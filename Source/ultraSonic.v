==> flow/design.v <==
`timescale 1ns / 1ps
module ultraSonic(
input CLK100MHZ,
input echo,
output reg trig,
output reg [1:0] choose
);
reg [25:0] counter = 26'd0;     
parameter loop_count = 26'd30000000;    
parameter trig_end   = 26'd1000;       
reg [25:0] echo_count = 26'd0;        
parameter threshold = 26'd300000;     
always @ (posedge CLK100MHZ) begin
    if (counter < trig_end) begin    
        echo_count <= 0;
        trig <= 1;
        counter <= counter + 1;
    end else if (counter < loop_count) begin
        trig <= 0;
        counter <= counter + 1;
        if (echo) begin
            echo_count <= echo_count + 1;
        end
    end else begin
        counter <= 24'd0;
        trig <= 0;
        if (echo_count < threshold)
            choose <= 2'b01;
        else
            choose <= 2'b10;
    end
end
endmodule
Step by step through the tools: ultraSonic
Tool output for the design above, in the order of the flow.
Lines are those of the file above, counted from 1.
Library cell names are shortened.
The mark -- stands for no value.
Set-up
  top module: ultraSonic
  clock port: CLK100MHZ
  cell library: sky130hd
  corner: tt_025C_1v80

Word-level counts
Counts by Yosys on the flattened word-level netlist (proc, flatten, opt, wreduce; memories kept). Register bits leave out memories and registers merged into their read ports (data or address); mux counts leave out enables and synchronous resets folded into registers. Print and check cells are left out. Cells with the same type and inputs are merged into one.
Operators by class
  add/sub/neg operators: 2
  magnitude comparators: 3
  multiplexer cells: 4
  bitwise operators: 2
  reduce/logical cells: 2
Operator list (count)
  26-bit by 1-bit adder with 26-bit output (second input constant): 2
  26-bit two-way mux: 2
  26-bit by 10-bit < comparator with 1-bit output (second input constant): 1
  26-bit by 19-bit < comparator with 1-bit output (second input constant): 1
  26-bit by 25-bit < comparator with 1-bit output (second input constant): 1
  2-bit AND reduction: 2
  1-bit NOT: 2
  2-bit two-way mux: 1
  1-bit two-way mux: 1
Storage and ports
  register bits: 55
  input port bits: 2
  output and inout bits: 3
  cells after elaboration: 17

Depth
Longest topological path by Yosys (ltp), each cell counted once; first at word level (registers and memories cut), then after technology mapping (sequential cells cut; the memories' decode and read muxes count).
Depth
  word-level depth: 3
  ABC_AREA: 0
  depth in mapped cells: 8
  depth with buffers taken out: 6

After synthesis
Yosys stat after the flow's synthesis: flattened, memories mapped to cells. It holds for the ABC_AREA given above (unset counts as 0); a run with the other value may have another netlist.
Totals and module areas in this step are rounded.
Synthesis totals
  mapped cells: 301
  cell area after synthesis: 2571 sq um
  sequential part of the area: 1121 sq um
  mapped flip-flops: 55
  buffer cells: 10
Cell types
  dfxtp_1: count 53, total area 1.06E+03 sq um
  nand2_1: count 33, total area 123.869 sq um
  nor2_1: count 29, total area 108.854 sq um
  xor2_1: count 12, total area 105.101 sq um
  or4_1: count 13, total area 97.594 sq um
  nand3_1: count 19, total area 95.091 sq um
  o211ai_1: count 11, total area 82.579 sq um
  a21oi_1: count 16, total area 80.077 sq um
  xnor2_1: count 9, total area 78.826 sq um
  or3_1: count 12, total area 75.072 sq um
  o21ai_0: count 13, total area 65.062 sq um
  nand4_1: count 10, total area 62.56 sq um
  edfxtp_1: count 2, total area 60.058 sq um
  nor3_1: count 8, total area 40.038 sq um
  and3_1: count 5, total area 31.28 sq um
  nor4_1: count 5, total area 31.28 sq um
  inv_1: count 7, total area 26.275 sq um
  ha_1: count 2, total area 25.024 sq um
Not listed: further types 24, cells in them 42.

Worst setup path after synthesis
OpenSTA on the mapped netlist: ideal clock, no wires. The path of least setup slack (recovery checks aside). Input and output delay are each 20% of the period. Register names are those of the netlist, which keeps one name where synthesis merged equal registers.
Path after synthesis
  kind: flip-flop to flip-flop
  start point: reg counter[15]
  end point: reg (name not given)
  period: 2550 ps
  library setup time: 345 ps
  time at the first pin: 0 ps
  arrival: 1685 ps
  path slack: 520 ps
  path delay: 2030 ps
  stages: 7
  buffers on the path: 3
  synthesis period reached: 2030 ps
"path delay" is the arrival time less input delay plus setup time.
"stages" counts driving pins, that of a launching flip-flop among them; a cell with two outputs on the path counts twice.
"synthesis period reached" is the clock period less the worst setup slack; recovery checks do not enter. This is arithmetic on one report: input and output delays are still those of the set period (20% each).
The rows between start and end are the longest chain of elaborated cells between them; the timing report does not say that the signal goes this way. Where chains are equally long, one stands for them.
Each line given opens the expression or statement behind the cell; cells for indexed reads and writes are added by Yosys, which also makes memories of some case tables.
At most two assigning lines are given for a register; there are more.
Between the ends, after synthesis
  cell sequence: dfxtp_1 > clkbuf_1 > a31o_2 > nand4_1 > o21ai_0 > clkbuf_1 > clkbuf_1
  length of the longest elaborated chain: 3
  elaborated cells on any way between the ends: 5
Ends and longest elaborated chain, after synthesis
  start: declaration: RTL line 8  | reg [25:0] counter = 26'd0;
  start: assignment: RTL line 17  | counter <= counter + 1;
  start: assignment: RTL line 20  | counter <= counter + 1;
  26-bit by 10-bit < comparator with 1-bit output: RTL line 14  | if (counter < trig_end) begin
  1-bit NOT
  2-bit AND reduction
  end: assignment: RTL line 28
  end: assignment: RTL line 30
  end: declaration: RTL line 6

Path in the finished layout
Path of least setup slack in the final report of run A (OpenROAD, finished layout, wires in). Where an end is a register, its clock arrival counts in the times.
The report prints the path's times to 10 ps; the period is as set.
Path post-layout
  kind: flip-flop to flip-flop
  start point: reg counter[13]
  end point: reg echo_count[11]
  period: 3580 ps
  library setup time: 70 ps
  time at the first pin: 300 ps
  arrival: 2650 ps
  path slack: 1160 ps
  stages: 6
  buffers on the path: 0
The rows between start and end are the longest chain of elaborated cells between them; the timing report does not say that the signal goes this way. Where chains are equally long, one stands for them.
At most two assigning lines are given for a register; there are more.
Between the ends, post-layout
  cell sequence: dfxtp_1 > or4_4 > nor3_4 > o211ai_2 > or4_1 > a21oi_1
  length of the longest elaborated chain: 2
  elaborated cells on any way between the ends: 3
Ends and longest elaborated chain, post-layout
  start: declaration: RTL line 8  | reg [25:0] counter = 26'd0;
  start: assignment: RTL line 17  | counter <= counter + 1;
  start: assignment: RTL line 20  | counter <= counter + 1;
  26-bit by 25-bit < comparator with 1-bit output: RTL line 18  | end else if (counter < loop_count) begin
  2-bit AND reduction
  end: assignment: RTL line 15  | echo_count <= 0;
  end: assignment: RTL line 22  | echo_count <= echo_count + 1;
  end: declaration: RTL line 11  | reg [25:0] echo_count = 26'd0;

Top module ultraSonic; platform sky130hd; tools Yosys and OpenROAD; 2 stored runs in no particular order. Input and output delays are each 20% of the period that was set; the output load is 0.01 pF.
"worst setup path time" is the time allowed to the run's worst setup path (the clock period less input and output delay, where it has them) less its slack. Clock arrival times count: a late capture clock shortens it, a late launch clock lengthens it.
"power": no workload was simulated; the value follows from the tool's default switching activity.
"worst setup path time" is given in steps of 10 ps.
The results are shown rounded.
[run A] settings: period_ns=3.58, CORE_UTILIZATION=59, CORE_ASPECT_RATIO=1.23, CORE_MARGIN=8, TNS_END_PERCENT=70, ABC_AREA=0, GPL_ROUTABILITY_DRIVEN=1, SLEW_MARGIN=35, MAX_ROUTING_LAYER=met4, CAP_MARGIN=20
[run A] result: chip area after synthesis (Yosys) 2571 sq um, die area 6738 sq um, utilization 66.5 %, worst setup slack after layout 1160 ps, total negative slack 0 ps, power 1059 µW, worst setup path time 2420 ps, worst setup path kind flip-flop to flip-flop
[run B] settings: period_ns=2.38, CORE_UTILIZATION=23, SETUP_SLACK_MARGIN=0.37, PLACE_DENSITY=0.68, HOLD_SLACK_MARGIN=0.17, CORE_ASPECT_RATIO=1.49, CELL_PAD_IN_SITES_GLOBAL_PLACEMENT=2, CELL_PAD_IN_SITES_DETAIL_PLACEMENT=1, TNS_END_PERCENT=80, GPL_TIMING_DRIVEN=1, GPL_ROUTABILITY_DRIVEN=0, CTS_CLUSTER_SIZE=97, SLEW_MARGIN=10, CAP_MARGIN=20, CORE_MARGIN=2
[run B] result: chip area after synthesis (Yosys) 2571 sq um, die area 12060 sq um, utilization 30.0 %, worst setup slack after layout 259 ps, total negative slack 0 ps, power 1846 µW, worst setup path time 2120 ps, worst setup path kind flip-flop to flip-flop
